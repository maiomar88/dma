==> flow/design.v <==
module dma_fsm  #( parameter WIDTH = 8 )
(
input  wire                                          clk,
input  wire                                       arst_n,
input  wire                                    ctrl_RD_en, 
input  wire                                    ctrl_WR_en,                            
input  wire                [WIDTH-1:0]           data_len,
input  wire                                         start,
output reg                                       dma_busy,
output reg                                          Valid,
output reg                                        Interupt
);
parameter   [1:0]      IDLE      = 2'b00,
                       READ      = 2'b01,
					             WRITE     = 2'b10,
					             CHECK     = 2'b11;
reg         [1:0]                current_state , next_state ;
reg         [WIDTH-1:0]                             count;
always @ (posedge clk or negedge arst_n) begin
  if(!arst_n) begin
    current_state <= IDLE ;
 end else  begin
    current_state <= next_state ;
   end
 end
always @ (*)
 begin
  dma_busy = 1'b0;
  Valid    = 1'b0;
  Interupt = 1'b0;
  case(current_state)
  IDLE   : begin
            if(start)
			 next_state = CHECK ;
			else
			 next_state = IDLE ; 			
           end
  CHECK  : begin
  if(ctrl_RD_en) begin
            next_state = READ ;
            dma_busy   = 1'b1;
 end else if(ctrl_WR_en) begin
            next_state = WRITE ;
            dma_busy   = 1'b1;      
   end else 
            next_state =  IDLE ; 
            end
  READ  : begin
         if(!ctrl_RD_en && count == data_len ) begin
              next_state = CHECK;
              Valid      = 1'b1;
              Interupt   = 1'b1;
      end  else 
              next_state = READ ;      
           end
  WRITE : begin
         if(!ctrl_WR_en && count == data_len ) begin
              next_state = CHECK;
              Interupt   =1'b1;
        end
        else 
              next_state = WRITE ;      
           end
endcase
end
always @ (posedge clk or negedge arst_n) begin
  if(!arst_n)
             count  <= 0;
   else if ( (current_state == READ)|| (current_state == WRITE)) 
             count  <= count +1;
   else if (current_state == CHECK)
             count  <= 0;
   end
     endmodule
module dma_reg_file #( parameter WIDTH = 8 ) (
    input  wire                                              clk,            
    input  wire                                           arst_n,                    
    input  wire                     [WIDTH-1:0]        ctrl_data,                           
    input  wire                     [WIDTH-1:0]        ctrl_addr,
    input  wire                                       ctrl_RD_en, 
    input  wire                                       ctrl_WR_en, 
    output reg                       [WIDTH-1:0]           Rdata,      
    output wire                      [WIDTH-1:0]  dma_txAdrr_out,
    output wire                      [WIDTH-1:0]  dma_rxAdrr_out,
    output wire                      [WIDTH-1:0]        data_len,
    output wire                                            start
);
reg [WIDTH-1:0]          ctrl_reg;  
reg [WIDTH-1:0]      data_len_reg;  
reg [WIDTH-1:0]       tx_addr_reg;  
reg [WIDTH-1:0]       rx_addr_reg;  
reg [WIDTH-1:0]        Status_reg; 
parameter   [2:0]            control      = 3'b000,
                         data_length      = 3'b001,
                               txAdrr     = 3'b010,
                            rxAdrr        = 3'b011,
                            status        = 3'b100;
always @(posedge clk or posedge arst_n) begin
    if (arst_n) begin
        ctrl_reg     <= 8'b0;
        data_len_reg <= 8'b0;
        tx_addr_reg  <=  'b0;
        rx_addr_reg  <=  'b0;
        Status_reg   <= 8'b0;
end else if(ctrl_RD_en) begin   
   ctrl_reg[0]<=0;                                                                       
        case (ctrl_addr)
      control: Rdata<= ctrl_reg;  
  data_length: Rdata<= data_len_reg ;     
       txAdrr: Rdata<= tx_addr_reg  ;    
       rxAdrr: Rdata<= rx_addr_reg  ;       
       status: Rdata<= Status_reg   ;
    endcase
    end
else if (ctrl_WR_en) begin
    case (ctrl_addr)
      control: ctrl_reg     <= ctrl_data;  
  data_length: data_len_reg <= ctrl_data;     
       txAdrr: tx_addr_reg  <= ctrl_data;    
       rxAdrr: rx_addr_reg  <= ctrl_data;       
    endcase
end
     else 
        ctrl_reg[0]<=0;   
end
assign    dma_busy       = Status_reg[0];                   
assign    dma_txAdrr_out =   tx_addr_reg;
assign    dma_rxAdrr_out =   rx_addr_reg;
assign    data_len       =  data_len_reg;
assign    start          =   ctrl_reg[0];
endmodule
module dma_top  #( parameter WIDTH = 8 ) (
	input  wire                                                  clk,            
    input  wire                                               arst_n,                    
    input  wire                               [WIDTH-1:0]  ctrl_data,                           
    input  wire                               [WIDTH-1:0]  ctrl_addr,                        
    input  wire                                           ctrl_RD_en,
    input  wire                                           ctrl_WR_en, 
    output wire                          [WIDTH-1:0]  dma_txAdrr_out,
    output wire                          [WIDTH-1:0]  dma_rxAdrr_out,
    output wire                                             dma_busy, 
    output wire                           [WIDTH-1:0]           Rdata,
    output wire                                                 Valid,
    output wire                                              Interupt
);
wire                      [WIDTH-1:0]        data_len;
wire                                            start;
dma_reg_file  dma_reg_file_Inst(
     .clk(clk)
    ,.arst_n(arst_n)
	,.data_len(data_len)
    ,.dma_txAdrr_out(dma_txAdrr_out)
    ,.dma_rxAdrr_out(dma_rxAdrr_out)
    ,.ctrl_addr(ctrl_addr)
    ,.ctrl_data(ctrl_data)
    ,.start(start)
    ,.ctrl_RD_en(ctrl_RD_en) 
    ,.Rdata(Rdata)
    ,.ctrl_WR_en(ctrl_WR_en)  );
dma_fsm dma_fsm_Inst (
    .clk(clk)
    ,.arst_n(arst_n)
    ,.data_len(data_len)
    ,.ctrl_WR_en(ctrl_WR_en)
	,.start(start)
    ,.ctrl_RD_en(ctrl_RD_en)
    ,.Valid(Valid)
    ,.dma_busy(dma_busy)
    ,.Interupt(Interupt));
endmodule 
======== Step by step through the tools: dma_top ========
Tool output for the design above, in the order of the flow.
Line numbers count from 1 in the design file above.
Operators carry their Yosys type and port widths (W data, S select, Z words).
Library cell names are shortened.
The mark n/a stands for no value.
design
  design top .............................. dma_top
  clock port .............................. clk
  library ................................. sky130hd
  library corner .......................... tt_025C_1v80

======== After elaboration ========
Source: Yosys, flattened and elaborated, memories not mapped. Widths are those after wreduce. Registers that Yosys merges into a memory's read port (data or address) are not register bits. Print and check cells do not count.
operators by class
  reduce/logical cells .................... 17
  bitwise logic cells ..................... 2
  equal/unequal tests ..................... 9
  add/subtract/negate cells ............... 1
  muxes and demuxes ....................... 19
operators by type and width
  operator               count
  $pmux W8 S5            1
  $eq A8 B2 Y1 const B   2
  $mux W8                2
  $reduce_and A3 Y1      5
  $add A8 B1 Y8 const B  1
  $eq A8 B1 Y1 const B   1
  $eq A8 B3 Y1 const B   1
  $eq A8 B8 Y1           1
  $logic_not A8 Y1       1
  $pmux W2 S4            1
  $mux W2                4
  $mux W1                8
  $reduce_or A3 Y1       2
  $reduce_bool A5 Y1     1
  $eq A2 B2 Y1 const B   2
  $pmux W1 S2            2
  $ne A3 B2 Y1 const B   1
  $pmux W1 S3            1
  $logic_and A1 B1 Y1    2
  $not A1 Y1             2
  $logic_not A1 Y1       2
  $eq A2 B1 Y1 const B   1
  $logic_not A2 Y1       1
  $reduce_bool A2 Y1     1
  $reduce_or A2 Y1       1
  $logic_or A1 B1 Y1     1
bit counts
  output and inout port bits .............. 27
  cells after elaboration ................. 56
  register bits ........................... 50

======== Logic depth ========
Depth = most cells in a row (Yosys ltp): at word level without a register or memory, in the mapped netlist without a sequential cell, where the memories' decode and read muxes count.
depth
  depth after elaboration ................. 4
  ABC_AREA ................................ 0
  gate-level depth with buffers ........... 5

======== Mapped cells and area ========
The flow's flattened synthesis, as Yosys stat reports it; memories are mapped. The netlist is that of the ABC_AREA named above (0 if unset); the other value can give another one.
cell types
  type       count
  dfrtp_1    43
  mux2_2     39
  edfxtp_1   8
  a22o_1     9
  xnor2_1    9
  o2bb2ai_1  8
  o21ai_0    13
  a22oi_1    8
  nand2_1    11
  nor2_1     8
  dfstp_2    1
  or4_1      3
  nor4_4     1
  nand4_1    3
  inv_1      4
  nand3_1    3
  nand3b_1   2
  nor3_1     3
Other cell types: 20; their cells: 25.
synthesis totals
  cell area after synthesis ............... 2,513.7 um2
  flip-flops .............................. 52
  sequential part of the area ............. 1,342.5 um2
  buffer cells ............................ 5
  cell count .............................. 201
The figures by module come from a second, unflattened synthesis with its own total; it is not the netlist above.
second synthesis, totals
  cells (unflattened synthesis) ........... 223
  area total of the unflattened synthesis .. 2,673.8 um2
Each row is one instance without its submodules.
modules
  module        instances  area (um2)  cells  sequential area (um2)
  dma_reg_file  1          1,983.2     148    1,041.0
  dma_fsm       1          690.7       75     301.5
  dma_top       1          0.0         0      0.0

======== Worst setup path after synthesis ========
OpenSTA on the mapped netlist: ideal clock, no wires. The path of least setup slack (recovery checks aside). Input and output delay are each 20% of the period. Register names are those of the netlist, which keeps one name where synthesis merged equal registers.
path post-synthesis
  kind .................................... input to register
  from .................................... input port ctrl_addr[5]
  to ...................................... register dma_reg_file_Inst.Rdata[0]
  arrival ................................. 1.952 ns
  data required time ...................... 3.058 ns
  period .................................. 3.39 ns
  library setup time ...................... 0.332 ns
  time at the first pin ................... 0.678 ns
  path delay .............................. 1.606 ns
  setup slack ............................. 1.106 ns
  stages on the path ...................... 3
  period reached after synthesis .......... 2.284 ns
"path delay" is the arrival time less input delay plus setup time.
"stages on the path" counts driving pins, that of a launching flip-flop among them; a cell with two outputs on the path counts twice.
"period reached after synthesis" is the clock period less the worst setup slack; recovery checks do not enter. This is arithmetic on one report: input and output delays are still those of the set period (20% each).
The rows between start and end are the longest chain of elaborated cells between them; the timing report does not say that the signal goes this way. Where chains are equally long, one stands for them.
A line is the first line of the expression or statement that the cell stems from. Yosys adds cells for indexed reads and writes and turns some case tables into memories.
A register here has more assigning lines than the two given.
Only ways into the end's enable, where the timed path ends, are counted here.
between the ends, post-synthesis
  cells stage by stage .................... or4_1 -> nor2_1 -> and4_1
  length of the longest elaborated chain .. 3
  elaborated cells between the ends (all ways) .. 7
  those cells by class .................... 4 x eq/ne; 3 x reduce/logical
ends and longest elaborated chain, post-synthesis
  element             RTL line  source
  start: declaration  136       input  wire                               [WIDTH-1:0]  ctrl_addr,
  $eq A8 B3 Y1        107       case (ctrl_addr)
  $reduce_bool A5 Y1  n/a
  $reduce_and A3 Y1   n/a
  end: assignment     108       control: Rdata<= ctrl_reg;
  end: assignment     109       data_length: Rdata<= data_len_reg ;
  end: declaration    82        output reg                       [WIDTH-1:0]           Rdata,

======== Timing after layout ========
From the final timing report of run A: the path of least setup slack in the routed layout; clock arrival at registers is part of the times.
path post-layout
  kind .................................... input to output
  from .................................... input port ctrl_RD_en
  to ...................................... output port Valid
  output delay ............................ 0.77 ns
  time at the first pin ................... 0.77 ns
  period .................................. 3.87 ns
  stages on the path ...................... 4
  data required time ...................... 3.10 ns
  setup slack ............................. 0.56 ns
  arrival ................................. 2.54 ns
The rows between start and end are the longest chain of elaborated cells between them; the timing report does not say that the signal goes this way. Where chains are equally long, one stands for them.
between the ends, post-layout
  cells stage by stage .................... clkdlybuf4s50_1 -> or4_1 -> nor3_1 -> clkdlybuf4s50_1
  length of the longest elaborated chain .. 4
  elaborated cells between the ends (all ways) .. 4
  RTL lines with such cells ............... 2
  those cells by class .................... 2 x mux; 2 x reduce/logical
ends and longest elaborated chain, post-layout
  element              RTL line  source
  start: declaration   137       input  wire                                           ctrl_RD_en,
  $logic_not A1 Y1     49        if(!ctrl_RD_en && count == data_len ) begin
  $logic_and A1 B1 Y1  49
  $mux W1              49
  $pmux W1 S2          31        case(current_state)
  end: declaration     143       output wire                                                 Valid,

Subject: flow runs of dma_top

Hi,

Settings and measured results of 2 stored flow runs for module dma_top (sky130hd), not sorted in any way. The constraints put input and output delay at 20% of the set period each and load the outputs with 0.01 pF.
"period achieved" is the run's clock period less its worst setup slack. It is reckoned from that one timing run; input and output delays stay at 20% of the period that was set.
"worst path time" is the time allowed to the run's worst setup path (the clock period less input and output delay, where it has them) less its slack. Clock arrival times count: a late capture clock shortens it, a late launch clock lengthens it.
"total power of the final layout": no workload was simulated; the value follows from the tool's default switching activity.

======== run A ========
==> flow/run.sh <==
#!/bin/bash
# the make line also repeats the synthesis and layout settings of config.mk as NAME=value (left out here)
make -C /OpenROAD-flow-scripts/flow DESIGN_CONFIG=/design/flow/config.mk WORK_HOME=/design/flow/orfs CLKGATE_MAP_FILE= finish
==> flow/config.mk <==
export PLATFORM = sky130hd
export DESIGN_NAME = dma_top
export DESIGN_NICKNAME = dma_top
export VERILOG_FILES = /design/flow/design.v
export SDC_FILE = /design/flow/constraint.sdc
export NUM_CORES = 4
export LEC_CHECK = 0
export ABC_AREA = 0
export CAP_MARGIN = 20
export CORE_ASPECT_RATIO = 1.25
export CORE_MARGIN = 2
export CORE_UTILIZATION = 17
export CTS_CLUSTER_DIAMETER = 209
export PLACE_DENSITY_LB_ADDON = 0.17
export SETUP_SLACK_MARGIN = 0.1
export SLEW_MARGIN = 20
==> flow/constraint.sdc <==
create_clock -name core_clock -period 3.87 [get_ports {clk}]
set_input_delay 0.7740 -clock core_clock [delete_from_list [all_inputs] [get_ports {clk}]]
set_output_delay 0.7740 -clock core_clock [all_outputs]
set_load 0.01 [all_outputs]

-------- measured, run A --------
  post-route worst hold slack ............. 0.510 ns
  total power of the final layout ......... 1,363 µW
  worst slack on setup checks ............. 0.559 ns
  summed negative setup slack ............. 0.000 ns
  standard-cell area after routing ........ 3,368.2 um2
  worst path time ......................... 1.76 ns
  type of the worst setup path ............ input to output
  chip area in the Yosys report ........... 2,513.7 um2
  period achieved ......................... 3.311 ns
  die area ................................ 15,780.8 um2
  utilization after layout ................ 23.4 %

======== run B ========
==> flow/run.sh <==
#!/bin/bash
# the make line also repeats the synthesis and layout settings of config.mk as NAME=value (left out here)
make -C /OpenROAD-flow-scripts/flow DESIGN_CONFIG=/design/flow/config.mk WORK_HOME=/design/flow/orfs CLKGATE_MAP_FILE= finish
==> flow/config.mk <==
export PLATFORM = sky130hd
export DESIGN_NAME = dma_top
export DESIGN_NICKNAME = dma_top
export VERILOG_FILES = /design/flow/design.v
export SDC_FILE = /design/flow/constraint.sdc
export NUM_CORES = 4
export LEC_CHECK = 0
export CAP_MARGIN = 20
export CORE_MARGIN = 2
export CORE_UTILIZATION = 44
export CTS_CLUSTER_SIZE = 66
export GPL_ROUTABILITY_DRIVEN = 1
export PLACE_DENSITY_LB_ADDON = 0.21
export SETUP_SLACK_MARGIN = -0.0
export SLEW_MARGIN = 5
==> flow/constraint.sdc <==
create_clock -name core_clock -period 1.57 [get_ports {clk}]
set_input_delay 0.3140 -clock core_clock [delete_from_list [all_inputs] [get_ports {clk}]]
set_output_delay 0.3140 -clock core_clock [all_outputs]
set_load 0.01 [all_outputs]

-------- measured, run B --------
  post-route worst hold slack ............. 0.397 ns
  total power of the final layout ......... 3,325 µW
  worst slack on setup checks ............. -0.286 ns
  summed negative setup slack ............. -1.682 ns
  standard-cell area after routing ........ 3,792.4 um2
  worst path time ......................... 1.54 ns
  type of the worst setup path ............ register to output
  chip area in the Yosys report ........... 2,513.7 um2
  period achieved ......................... 1.856 ns
  die area ................................ 6,333.8 um2
  utilization after layout ................ 68.9 %

Regards
